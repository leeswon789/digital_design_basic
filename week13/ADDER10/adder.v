==> flow/design.v <==
`timescale 1ns / 1ps
module adder (
rst_n,
clk,
in1,
in2,
out
);
input wire rst_n;
input wire clk;
input wire [9:0] in1;
input wire [9:0] in2;
output reg [10:0] out;
always @(posedge clk, negedge rst_n) 
begin
	if (~rst_n) out <= 11'b0;
	else out <= {1'b0, in1} + {1'b0, in2};
end
endmodule 
=== Step by step through the tools: adder ===
What the tools print for adder, step after step.
Lines are those of the file above, counted from 1.
Operators: Yosys type, input widths -> output width; for muxes data width and select width s.
Cell names lack the library's common part.
The mark -- stands for no value.

* Design top: adder
* Clock input: clk
* Standard-cell library: sky130hd
* Timing corner: tt_025C_1v80

=== Word-level counts ===
Source: Yosys, flattened and elaborated, memories not mapped. Widths are those after wreduce; folded enables and synchronous resets count as part of the registers. Registers that Yosys merges into a memory's read port (data or address) are not register bits. Print and check cells do not count. Equal cells are merged and count once.

* Add/subtract/negate cells: 1

{| class="wikitable"
|+ Operator list
! operator !! number
|-
| $add 10x10->11 || 1
|}

* Bits in registers: 11
* Output and inout bits: 11
* Elaborated cells: 2

=== Longest topological paths ===
Depth = most cells in a row (Yosys ltp): at word level without a register or memory, in the mapped netlist without a sequential cell, where the memories' decode and read muxes count.

* Depth after elaboration: 1
* ABC_AREA: 0
* Mapped depth: 8
* Depth with buffers taken out: 8

=== After synthesis ===
Yosys stat after the flow's synthesis: flattened, memories mapped to cells. It holds for the ABC_AREA given above (unset counts as 0); a run with the other value may have another netlist.

{| class="wikitable"
|+ Cell types
! cell type !! number !! area in all (µm²)
|-
| dfrtp_1 || 11 || 275.264
|-
| ha_1 || 10 || 125.12
|-
| xnor2_1 || 6 || 52.55
|-
| a21oi_1 || 6 || 30.029
|-
| a21o_1 || 3 || 22.522
|-
| fa_1 || 1 || 20.019
|-
| xor2_1 || 2 || 17.517
|-
| o41ai_2 || 1 || 16.266
|-
| inv_1 || 4 || 15.014
|-
| o21a_1 || 2 || 15.014
|-
| o21ai_0 || 3 || 15.014
|-
| a211oi_2 || 1 || 12.512
|-
| and3_1 || 2 || 12.512
|-
| nand2b_1 || 2 || 12.512
|-
| a31o_1 || 1 || 8.758
|-
| and3_2 || 1 || 7.507
|-
| nand2_1 || 2 || 7.507
|-
| nor2_1 || 2 || 7.507
|}

Other cell types: 5; their cells: 5.

* Cell count: 65
* Buffers: 0
* Mapped flip-flops: 11
* Cell area after synthesis: 0.0007032 mm²

=== Worst setup path after synthesis ===
OpenSTA on the mapped netlist: ideal clock, no wires. The path of least setup slack (recovery checks aside). Input and output delay are each 20% of the period. Register names are those of the netlist, which keeps one name where synthesis merged equal registers.

* Path type: in2reg
* From: input in1[0]
* To: register out[8]
* Clock period: 1570 ps
* Data required time: 1490 ps
* Arrival time: 1548 ps
* Time at the first pin: 314 ps
* Path delay: 1314 ps
* Path slack: -58 ps
* Buffers on the path: 0
* Stages: 8
* Period reached after synthesis: 1628 ps

"path delay" = arrival - input delay + setup time.
"stages" counts driving pins, that of a launching flip-flop among them; a cell with two outputs on the path counts twice.
"period reached after synthesis" is the clock period less the worst setup slack; recovery checks do not enter. This is arithmetic on one report: input and output delays are still those of the set period (20% each).
The rows between start and end are the longest chain of elaborated cells between them; the timing report does not say that the signal goes this way. Where chains are equally long, one stands for them.
Each line given opens the expression or statement behind the cell; cells for indexed reads and writes are added by Yosys, which also makes memories of some case tables.

* Path through: ha_1 inv_1 fa_1 nor2b_1 o21a_1 a31o_1 o41ai_2 xnor2_1
* Cells in the longest elaborated chain: 1
* Elaborated cells on any way between the ends: 1

{| class="wikitable"
|+ Ends and longest elaborated chain, post-synthesis
! item !! line !! text
|-
| from (decl) || 11 || <nowiki>input wire [9:0] in1;</nowiki>
|-
| $add 10x10->11 || 17 || <nowiki>else out <= {1'b0, in1} + {1'b0, in2};</nowiki>
|-
| to (assign) || 16 || <nowiki>if (~rst_n) out <= 11'b0;</nowiki>
|-
| to (assign) || 17 ||
|-
| to (decl) || 13 || <nowiki>output reg [10:0] out;</nowiki>
|}

=== Worst path after layout ===
Path of least setup slack in the final report of run 1 (OpenROAD, finished layout, wires in). Where an end is a register, its clock arrival counts in the times.
The path's times are printed in steps of 10 ps; the period is the one set.

* Path type: in2reg
* From: input in1[0]
* To: register out[9]
* Buffers on the path: 3
* Time at the first pin: 360 ps
* Data required time: 1900 ps
* Stages: 9
* Clock period: 1780 ps
* Path slack: 40 ps
* Arrival time: 1870 ps

The rows between start and end are the longest chain of elaborated cells between them; the timing report does not say that the signal goes this way. Where chains are equally long, one stands for them.

* Path through: clkdlybuf4s15_1 ha_2 buf_4 buf_4 a21o_1 a211oi_2 nand2b_1 a31oi_1 xnor2_1
* Cells in the longest elaborated chain: 1
* Elaborated cells on any way between the ends: 1

{| class="wikitable"
|+ Ends and longest elaborated chain, post-layout
! item !! line !! text
|-
| from (decl) || 11 || <nowiki>input wire [9:0] in1;</nowiki>
|-
| $add 10x10->11 || 17 || <nowiki>else out <= {1'b0, in1} + {1'b0, in2};</nowiki>
|-
| to (assign) || 16 || <nowiki>if (~rst_n) out <= 11'b0;</nowiki>
|-
| to (assign) || 17 ||
|-
| to (decl) || 13 || <nowiki>output reg [10:0] out;</nowiki>
|}

Wiki page: adder / flow data

Settings and measured results of 2 stored flow runs for module adder (sky130hd), not sorted in any way. The constraints put input and output delay at 20% of the set period each and load the outputs with 0.01 pF.
By "achieved clock period" is meant the clock period of the run minus its worst setup slack. This is arithmetic on one report: input and output delays are still those of the set period (20% each).

=== Run 1 ===
{| class="wikitable"
! Setting !! Value
|-
| period_ns || 1.78
|-
| CORE_UTILIZATION || 15
|-
| SETUP_SLACK_MARGIN || -0.07
|-
| PLACE_DENSITY || 0.73
|-
| CELL_PAD_IN_SITES_DETAIL_PLACEMENT || 2
|-
| CTS_CLUSTER_SIZE || 70
|-
| SLEW_MARGIN || 30
|-
| MAX_ROUTING_LAYER || met4
|-
| CAP_MARGIN || 20
|-
| CORE_MARGIN || 2
|-
! Result !! Value
|-
| Full die area || 0.0052512 mm²
|-
| Setup slack of the worst path || 38 ps
|-
| Achieved clock period || 1742 ps
|-
| Total negative slack on setup checks || 0 ps
|-
| Worst hold slack in the final report || 357 ps
|-
| Chip area in the Yosys report || 0.0007032 mm²
|-
| Utilization in the final report || 0.305
|}

=== Run 2 ===
{| class="wikitable"
! Setting !! Value
|-
| period_ns || 1.32
|-
| CORE_UTILIZATION || 57
|-
| SETUP_SLACK_MARGIN || 0.1
|-
| PLACE_DENSITY_LB_ADDON || 0.25
|-
| CORE_ASPECT_RATIO || 0.99
|-
| CELL_PAD_IN_SITES_GLOBAL_PLACEMENT || 3
|-
| CELL_PAD_IN_SITES_DETAIL_PLACEMENT || 1
|-
| GPL_ROUTABILITY_DRIVEN || 0
|-
| MIN_ROUTING_LAYER || met1
|-
| CAP_MARGIN || 20
|-
| CORE_MARGIN || 2
|-
| SLEW_MARGIN || 20
|}
Incomplete, placement halted on FLW-0024.
